==> flow/design.v <==
module fsm(
    input clk,
    input srst_n,
    output reg [1:0] state,
    output reg valid_ctl
);
localparam IDLE = 2'd0, LOAD_P = 2'd1, LOAD_S = 2'd2, LOAD_D = 2'd3;
reg [1:0] n_state;
reg n_valid_ctl;
always@* begin
    case(state)
        IDLE: n_state = LOAD_P;
        LOAD_P: n_state = LOAD_S;
        LOAD_S: n_state = LOAD_D;
        LOAD_D: n_state = LOAD_P;
        default: n_state = IDLE;
    endcase
    n_valid_ctl = (state == LOAD_D)? 1 : 0;
end
always@(posedge clk) begin
    if(~srst_n) begin
        state <= IDLE;
        valid_ctl <= 0;
    end
    else begin
        state <= n_state;
        valid_ctl <= n_valid_ctl;
    end
end
endmodule
module rop3_lut256
#(
	parameter N = 8
)
(
  input clk,
	input srst_n,
  input [N-1:0] Bitmap,
  input [7:0] Mode,
  output reg [N-1:0] Result,
	output reg valid
);
localparam IDLE = 2'd0, LOAD_P = 2'd1, LOAD_S = 2'd2, LOAD_D = 2'd3;
wire [1:0] state;
wire valid_ctl;
reg [7:0] M;
reg [N-1:0] P, S, D;
reg [N-1:0] nx_P, nx_S, nx_D;
reg [N-1:0] nx_Result;
reg [N-1:0] temp1, temp2, temp3, temp4, temp5, temp6, temp7;
always@*
  case(state)
    IDLE: begin
      nx_P = P;
      nx_S = S;
      nx_D = D;
    end
    LOAD_P: begin
      nx_P = Bitmap;
      nx_S = S;
      nx_D = D;
    end
    LOAD_S: begin
      nx_P = P;
      nx_S = Bitmap;
      nx_D = D;
    end
    LOAD_D: begin
      nx_P = P;
      nx_S = S;
      nx_D = Bitmap;
    end
    default: begin
      nx_P = P;
      nx_S = S;
      nx_D = Bitmap;
    end
  endcase
always@* begin
	temp1 = (M[0])?(~((D|(P|S)))):0;
	temp2 = temp1 | ((M[1])?(D&(~(P|S))):0);
	temp3 = temp2 | ((M[2])?(S&(~(D|P))):0);
	temp4 = temp3 | ((M[3])?(S&(D&(~P))):0);
	temp5 = temp4 | ((M[4])?(P&(~(D|S))):0);
	temp6 = temp5 | ((M[5])?(D&(P&(~S))):0);
	temp7 = temp6 | ((M[6])?(P&(S&(~D))):0);
	nx_Result = temp7 | ((M[7])?(D&(P&S)):0);
end
always@(posedge clk)
  begin
    if(state === IDLE) begin
      P <= nx_P;
      S <= nx_S;
      D <= nx_D;
      M <= 8'b0;
    end
    else begin
      P <= nx_P;
      S <= nx_S;
      D <= nx_D;
      M <= Mode;
    end
  end
always@(posedge clk)
  begin
    Result <= nx_Result;
    valid <= valid_ctl;
  end
fsm fsm_U0(
	.clk(clk),
	.srst_n(srst_n),
	.state(state),
	.valid_ctl(valid_ctl)
);
endmodule
# From RTL to reports: rop3_lut256

What the tools print for rop3_lut256, step after step.
Line numbers count from 1 in the design file above.
Operators carry their Yosys type and port widths (W data, S select, Z words).
Not given: -

Top module: rop3_lut256
Clock: clk
Library: sky130hd
Corner: tt_025C_1v80

# Word-level counts

Yosys after proc, flatten, opt, wreduce and memory -nomap, before mapping. Memory bits, and registers merged into a memory's read port (data or address), are not among the register bits. Print and check cells are not counted. Equal cells are merged and count once.

Output and inout port bits: 9
Elaborated cells: 59
Register bits after elaboration: 44
Input port bits: 18

Reductions and logical operators: 5
Bitwise logic cells: 29
Eq/ne operators: 4
Muxes and demuxes: 13

Operators by type and width:

| operator              | count |
| $and A8 B8 Y8         | 11 |
| $or A8 B8 Y8          | 11 |
| $mux W8               | 11 |
| $not A8 Y8            | 7 |
| $reduce_or A3 Y1      | 3 |
| $pmux W2 S3           | 1 |
| $eq A2 B2 Y1 const B  | 2 |
| $eq A2 B1 Y1 const B  | 1 |
| $eqx A2 B1 Y1 const B | 1 |
| $logic_not A2 Y1      | 1 |
| $reduce_or A2 Y1      | 1 |
| $mux W1               | 1 |

# Logic depth

Depth = most cells in a row (Yosys ltp): at word level without a register or memory, in the mapped netlist without a sequential cell, where the memories' decode and read muxes count.

Depth in word-level cells: 11
ABC_AREA: 0
Depth in mapped cells: 3
Depth with buffers taken out: 2

# After synthesis

The flow's flattened synthesis, as Yosys stat reports it; memories are mapped. The netlist is that of the ABC_AREA named above (0 if unset); the other value can give another one.
The area totals of this step are shown rounded.

Sequential part of the area: 1200 µm²
Flip-flop cells: 46
Buffers: 1
Mapped cells: 88
Synthesis area: 1800 µm²

Cell types:

| cell                      | count | area in all (µm²) |
| sky130_fd_sc_hd__edfxtp_1 | 24    | 720.691 |
| sky130_fd_sc_hd__dfxtp_1  | 22    | 440.422 |
| sky130_fd_sc_hd__mux4_1   | 16    | 420.403 |
| sky130_fd_sc_hd__mux2_2   | 8     | 90.086 |
| sky130_fd_sc_hd__nor2b_1  | 8     | 50.048 |
| sky130_fd_sc_hd__and2_1   | 3     | 18.768 |
| sky130_fd_sc_hd__nor3_1   | 3     | 15.014 |
| sky130_fd_sc_hd__nor2_1   | 2     | 7.507 |
| sky130_fd_sc_hd__clkbuf_1 | 1     | 3.754 |
| sky130_fd_sc_hd__inv_1    | 1     | 3.754 |

The figures by module come from a second, unflattened synthesis with its own total; it is not the netlist above.

Cells (unflattened synthesis): 86
Area (unflattened synthesis): 1800 µm²

Each row is one instance without its submodules.

By module:

| module      | seq. area (µm²) | cells | area (µm²) | times used |
| rop3_lut256 | 1100            | 77    | 1600       | 1 |
| fsm         | 60              | 9     | 110        | 1 |

# Worst setup path after synthesis

Path of least setup slack by OpenSTA after synthesis, without wires, with an ideal clock, recovery checks aside; 20% of the period is set as input and as output delay. Where synthesis merged equal registers, the netlist keeps one of their names.

Kind: register to register
Start point: reg fsm_U0.state
End point: reg D[0]
Setup time: 0.383 ns
Slack: 0.062 ns
Required time: 1.207 ns
Period: 1.59 ns
Launch time at the first pin: 0.000 ns
Path buffers: 1
Arrival time: 1.144 ns
Delay of the path: 1.527 ns
Driving pins on the path: 3
Period reached after synthesis: 1.528 ns

"delay of the path" is the arrival time less input delay plus setup time.
"driving pins on the path": output pins that drive a net of the path, with the launching flip-flop's if there is one; two outputs of one cell count as two.
"period reached after synthesis" = period - worst setup slack (recovery checks aside). The figure is calculated, with input and output delays left at 20% of the set period.
An end named without its bit number is one bit of that signal or, where synthesis recoded a state register, one of its new flip-flops.

Path through: sky130_fd_sc_hd__dfxtp_1 sky130_fd_sc_hd__clkbuf_1 sky130_fd_sc_hd__nor3_1

RTL lines, path after synthesis:

| what          | RTL line | RTL |
| from (decl)   | 4        | `output reg [1:0] state,` |
| from (assign) | 22       | `state <= IDLE;` |
| from (assign) | 26       | `state <= n_state;` |
| to (assign)   | 94       | `D <= nx_D;` |
| to (assign)   | 100      | `D <= nx_D;` |
| to (decl)     | 47       | `reg [N-1:0] P, S, D;` |

No chain of elaborated cells between the ends is given.

# Timing after layout

Path of least setup slack in the final report of stored run 1 (OpenROAD, finished layout, wires in). Where an end is a register, its clock arrival counts in the times.

Kind: register to register
Start point: reg D[4]
End point: reg Result[4]
Slack: -0.19 ns
Path buffers: 0
Required time: 1.39 ns
Period: 1.13 ns
Setup time: 0.09 ns
Driving pins on the path: 3
Launch time at the first pin: 0.35 ns
Arrival time: 1.58 ns

Between the ends stands the longest chain of elaborated cells between them, by number of cells; it is not shown to be the way that was timed. Of several equally long chains one is given.
Each line given opens the expression or statement behind the cell; cells for indexed reads and writes are added by Yosys, which also makes memories of some case tables.

Path through: sky130_fd_sc_hd__edfxtp_1 sky130_fd_sc_hd__mux4_2 sky130_fd_sc_hd__mux2_4
Length of the longest elaborated chain: 10
Elaborated cells between the ends (all ways): 31
Source lines of those cells: 8
Classes of those cells: mux (8); logic (23)

RTL lines, path post-layout:

| what          | RTL line | RTL |
| from (decl)   | 47       | `reg [N-1:0] P, S, D;` |
| from (assign) | 94       | `D <= nx_D;` |
| from (assign) | 100      | `D <= nx_D;` |
| $or A8 B8 Y8  | 80       | `temp1 = (M[0])?(~((D\|(P\|S)))):0;` |
| $not A8 Y8    | 80       |  |
| $mux W8       | 80       |  |
| $or A8 B8 Y8  | 81       | `temp2 = temp1 \| ((M[1])?(D&(~(P\|S))):0);` |
| $or A8 B8 Y8  | 82       | `temp3 = temp2 \| ((M[2])?(S&(~(D\|P))):0);` |
| $or A8 B8 Y8  | 83       | `temp4 = temp3 \| ((M[3])?(S&(D&(~P))):0);` |
| $or A8 B8 Y8  | 84       | `temp5 = temp4 \| ((M[4])?(P&(~(D\|S))):0);` |
| $or A8 B8 Y8  | 85       | `temp6 = temp5 \| ((M[5])?(D&(P&(~S))):0);` |
| $or A8 B8 Y8  | 86       | `temp7 = temp6 \| ((M[6])?(P&(S&(~D))):0);` |
| $or A8 B8 Y8  | 87       | `nx_Result = temp7 \| ((M[7])?(D&(P&S)):0);` |
| to (assign)   | 106      | `Result <= nx_Result;` |
| to (decl)     | 40       | `output reg [N-1:0] Result,` |

--- measured runs ---
2 stored runs of rop3_lut256 in the flow (synthesis by Yosys, layout by OpenROAD, sky130hd cells), in arbitrary order. Constraints: input delay and output delay 20% of the set period each, output load 0.01 pF.
By "allowed time less slack (worst setup path)" is meant the share of the clock period that the worst setup path is allowed (20% is reserved at inputs, 20% at outputs), minus its slack. Clock arrival times at its registers enter into it.
"total power of the final layout" is the tool's figure for a default switching activity; nothing was simulated.
The measured numbers are rounded.
A setting shown as . is not set for that run.

| setting or result                               | stored run 1         | stored run 2       |
| period_ns                                       | 1.13                 | 1.57               |
| CORE_UTILIZATION                                | 63                   | 32                 |
| PLACE_DENSITY_LB_ADDON                          | 0.01                 | .                  |
| TNS_END_PERCENT                                 | 55                   | .                  |
| SLEW_MARGIN                                     | 10                   | 20                 |
| CAP_MARGIN                                      | 20                   | 20                 |
| CORE_MARGIN                                     | 2                    | 2                  |
| chip area after synthesis (Yosys) (µm²)         | 1800                 | 1800               |
| area of the die (µm²)                           | 3300                 | 6100               |
| standard-cell area after layout (µm²)           | 2100                 | 2200               |
| utilization after layout                        | 0.78                 | 0.41               |
| setup slack of the critical path (ns)           | -0.19                | 0.096              |
| summed negative setup slack (ns)                | -1.3                 | 0.000              |
| total power of the final layout (mW)            | 3.2                  | 2.4                |
| allowed time less slack (worst setup path) (ns) | 1.32                 | 1.16               |
| kind of the worst setup path                    | register to register | register to output |
--- end ---
